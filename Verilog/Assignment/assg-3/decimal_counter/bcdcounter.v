==> flow/design.v <==
module bcdcounter(clk,o,en);
input clk;
output[15:0] o;
output en;
reg[3:0] a=0,b=0,c=0,d=0;
assign {o[3:0],o[7:4],o[11:8],o[15:12]}={a,b,c,d};
always @(posedge clk ) begin
    if (a==4'b1001) begin
        a=4'b0000;
        if (b==4'b1001) begin
            b=4'b0000;
            if (c==4'b1001) begin
                c=4'b0000;
                if (d==4'b1001) begin
                    d=4'b0000;
                end else begin
                    d=d+4'b0001;
                end
            end else begin
                c=c+4'b0001;
            end
        end else begin
            b=b+4'b0001;
        end
    end else begin
    a=a+4'b0001;    
    end
end
endmodule
# Step by step through the tools: bcdcounter
# Tool output for the design above, in the order of the flow.
# Line numbers count from 1 in the design file above.
# Library cell names are shortened.
# Not given: n/a
[setup] design="bcdcounter" clk_port="clk" library="sky130hd" corner="tt_025C_1v80"

# After elaboration
# Source: Yosys, flattened and elaborated, memories not mapped. Widths are those after wreduce. Registers that Yosys merges into a memory's read port (data or address) are not register bits. Print and check cells do not count. Equal cells are merged and count once.
[classes] muxes=0 multipliers=0 n_shift=0 cmp=0 add_sub_neg=4 div_mod_pow=0 eq_ne=4 n_reduce_logical=2 bitwise=0
[op_table] cell="adder 4 x 1 -> 4 bit with constant B" count=4
[op_table] cell="== test 4 bit with constant B" count=4
[op_table] cell="AND reduction 3 bit" count=1
[op_table] cell="AND reduction 2 bit" count=1
[bits] word_cells=14 mem_bits_rw=0 inputBits=1 latchBits=0 romBits=0 memories=0 clocked_rd_ports_x_width=0 out_inout_bits=17 ff_bits=16

# Longest topological paths
# Longest topological path by Yosys (ltp), each cell counted once; first at word level (registers and memories cut), then after technology mapping (sequential cells cut; the memories' decode and read muxes count).
[logic_depth] ltp_word=2 abc_area=0 mapped_depth=6 mapped_depth_nobuf=5

# Netlist
# The flow's flattened synthesis, as Yosys stat reports it; memories are mapped. The netlist is that of the ABC_AREA named above (0 if unset); the other value can give another one.
[synth_totals] cells=72 yosys_area_um2=815.8 buffers=2 ff_cells=16 seq_area_um2=440.4
[types] type="edfxtp_1" count=12 area_total_um2=360.346
[types] type="ha_1" count=8 area_total_um2=100.096
[types] type="dfxtp_1" count=4 area_total_um2=80.077
[types] type="nor2_1" count=12 area_total_um2=45.043
[types] type="xnor2_1" count=5 area_total_um2=43.792
[types] type="nand2_1" count=6 area_total_um2=22.522
[types] type="nor3b_1" count=3 area_total_um2=22.522
[types] type="inv_1" count=5 area_total_um2=18.768
[types] type="and2_4" count=2 area_total_um2=17.517
[types] type="and3b_1" count=2 area_total_um2=17.517
[types] type="a21o_1" count=2 area_total_um2=15.014
[types] type="nand3_1" count=3 area_total_um2=15.014
[types] type="buf_6" count=1 area_total_um2=11.261
[types] type="mux2i_1" count=1 area_total_um2=10.01
[types] type="o21ai_0" count=2 area_total_um2=10.01
[types] type="a21o_2" count=1 area_total_um2=8.758
[types] type="buf_4" count=1 area_total_um2=7.507
[types] type="nand2b_1" count=1 area_total_um2=6.256
[types] type="conb_1" count=1 area_total_um2=3.754

# Path before layout
# Source: OpenSTA report_checks on the synthesized netlist (no wires, ideal clock, input and output delay 20% of the period each), path of least setup slack; recovery checks are left aside. Register names are those of the netlist, which keeps one name where synthesis merged equal registers.
[synth_path] path_kind="register to register" start="register b[1]" end="register d[0]" n_path_buf=0 driving_pins=6 path_delay_ps=1494 slack_ps=855 t_arrival_ps=1201 setup_ps=293 clock_period_ps=2350 synth_period_reached_ps=1495
# "path_delay_ps" is the arrival time less input delay plus setup time.
# "driving_pins": output pins that drive a net of the path, with the launching flip-flop's if there is one; two outputs of one cell count as two.
# "synth_period_reached_ps" = period - worst setup slack (recovery checks aside). The figure is calculated, with input and output delays left at 20% of the set period.
# Between the ends stands the longest chain of elaborated cells between them, by number of cells; it is not shown to be the way that was timed. Of several equally long chains one is given.
# A line is the first line of the expression or statement that the cell stems from. Yosys adds cells for indexed reads and writes and turns some case tables into memories.
[synth_between] path_cell_list="edfxtp_1 inv_1 ha_1 and3b_1 and2_4 and2_4" elab_chain_cells=2 cells_between=2 lines_between=1 classes_between="eq/ne (1); reduce/logical (1)"
[synth_rtl] element="start, declared" line=5 rtl="reg[3:0] a=0,b=0,c=0,d=0;"
[synth_rtl] element="start, assigned" line=11 rtl="b=4'b0000;"
[synth_rtl] element="start, assigned" line=23 rtl="b=b+4'b0001;"
[synth_rtl] element="== test 4 bit" line=10 rtl="if (b==4'b1001) begin"
[synth_rtl] element="AND reduction 3 bit"
[synth_rtl] element="end, assigned" line=15 rtl="d=4'b0000;"
[synth_rtl] element="end, assigned" line=17 rtl="d=d+4'b0001;"
[synth_rtl] element="end, declared" line=5

# Worst path after layout
# From the final timing report of flow run 1: the path of least setup slack in the routed layout; clock arrival at registers is part of the times.
# The path's times are printed in steps of 10 ps; the period is the one set.
[layout_path] path_kind="register to register" start="register b[0]" end="register d[1]" setup_ps=220 n_path_buf=1 clock_period_ps=1180 driving_pins=6 slack_ps=-230 t_arrival_ps=1460
# Between the ends stands the longest chain of elaborated cells between them, by number of cells; it is not shown to be the way that was timed. Of several equally long chains one is given.
[layout_between] path_cell_list="edfxtp_1 buf_6 ha_4 and3b_2 and2_4 and2_4" elab_chain_cells=2 cells_between=2 lines_between=1 classes_between="eq/ne (1); reduce/logical (1)"
[layout_rtl] element="start, declared" line=5 rtl="reg[3:0] a=0,b=0,c=0,d=0;"
[layout_rtl] element="start, assigned" line=11 rtl="b=4'b0000;"
[layout_rtl] element="start, assigned" line=23 rtl="b=b+4'b0001;"
[layout_rtl] element="== test 4 bit" line=10 rtl="if (b==4'b1001) begin"
[layout_rtl] element="AND reduction 3 bit"
[layout_rtl] element="end, assigned" line=15 rtl="d=4'b0000;"
[layout_rtl] element="end, assigned" line=17 rtl="d=d+4'b0001;"
[layout_rtl] element="end, declared" line=5

Data sheet: physical implementation of bcdcounter

Record of 2 stored runs of the RTL-to-layout flow on bcdcounter, platform sky130hd. The runs are unordered. Constraints: input delay and output delay 20% of the set period each, output load 0.01 pF.
"timing.achieved_period_ps" means the clock period less the worst setup slack. The figure is calculated, with input and output delays left at 20% of the set period.
By "worst_path_ps" is meant the share of the clock period that the worst setup path is allowed (20% is reserved at inputs, 20% at outputs), minus its slack. Clock arrival times at its registers enter into it.
"worst_path_ps" is given in steps of 10 ps.

[flow] flow run 1: files
==> flow/run.sh <==
#!/bin/bash
# the make line also repeats the synthesis and layout settings of config.mk as NAME=value (left out here)
make -C /OpenROAD-flow-scripts/flow DESIGN_CONFIG=/design/flow/config.mk WORK_HOME=/design/flow/orfs CLKGATE_MAP_FILE= finish
==> flow/config.mk <==
export PLATFORM = sky130hd
export DESIGN_NAME = bcdcounter
export DESIGN_NICKNAME = bcdcounter
export VERILOG_FILES = /design/flow/design.v
export SDC_FILE = /design/flow/constraint.sdc
export NUM_CORES = 4
export LEC_CHECK = 0
export CAP_MARGIN = 25
export CORE_MARGIN = 2
export CORE_UTILIZATION = 46
export CTS_CLUSTER_DIAMETER = 50
export GPL_ROUTABILITY_DRIVEN = 1
export MAX_ROUTING_LAYER = met4
export SETUP_SLACK_MARGIN = 0.06
export SLEW_MARGIN = 20
==> flow/constraint.sdc <==
create_clock -name core_clock -period 1.18 [get_ports {clk}]
set_input_delay 0.2360 -clock core_clock [delete_from_list [all_inputs] [get_ports {clk}]]
set_output_delay 0.2360 -clock core_clock [all_outputs]
set_load 0.01 [all_outputs]

[flow] flow run 1: metrics
[metrics] timing.achieved_period_ps = 1410
[metrics] die_area_um2 = 2126.1
[metrics] layout_utilization_pct = 84.1
[metrics] worst_path_ps = 1410
[metrics] critical_path_kind = register to register
[metrics] setup_ws_ps = -230
[metrics] final_hold_ws_ps = 556
[metrics] ys_area_um2 = 815.8

[flow] flow run 2: files
==> flow/run.sh <==
#!/bin/bash
# the make line also repeats the synthesis and layout settings of config.mk as NAME=value (left out here)
make -C /OpenROAD-flow-scripts/flow DESIGN_CONFIG=/design/flow/config.mk WORK_HOME=/design/flow/orfs CLKGATE_MAP_FILE= finish
==> flow/config.mk <==
export PLATFORM = sky130hd
export DESIGN_NAME = bcdcounter
export DESIGN_NICKNAME = bcdcounter
export VERILOG_FILES = /design/flow/design.v
export SDC_FILE = /design/flow/constraint.sdc
export NUM_CORES = 4
export LEC_CHECK = 0
export CAP_MARGIN = 5
export CELL_PAD_IN_SITES_GLOBAL_PLACEMENT = 3
export CORE_MARGIN = 5
export CORE_UTILIZATION = 18
export HOLD_SLACK_MARGIN = -0.07
export MAX_ROUTING_LAYER = met5
export PLACE_DENSITY_LB_ADDON = 0.24
export SLEW_MARGIN = 20
==> flow/constraint.sdc <==
create_clock -name core_clock -period 1.13 [get_ports {clk}]
set_input_delay 0.2260 -clock core_clock [delete_from_list [all_inputs] [get_ports {clk}]]
set_output_delay 0.2260 -clock core_clock [all_outputs]
set_load 0.01 [all_outputs]

[flow] flow run 2: metrics
[metrics] timing.achieved_period_ps = 1382
[metrics] die_area_um2 = 5978.4
[metrics] layout_utilization_pct = 33.1
[metrics] worst_path_ps = 1380
[metrics] critical_path_kind = register to register
[metrics] setup_ws_ps = -252
[metrics] final_hold_ws_ps = 542
[metrics] ys_area_um2 = 815.8
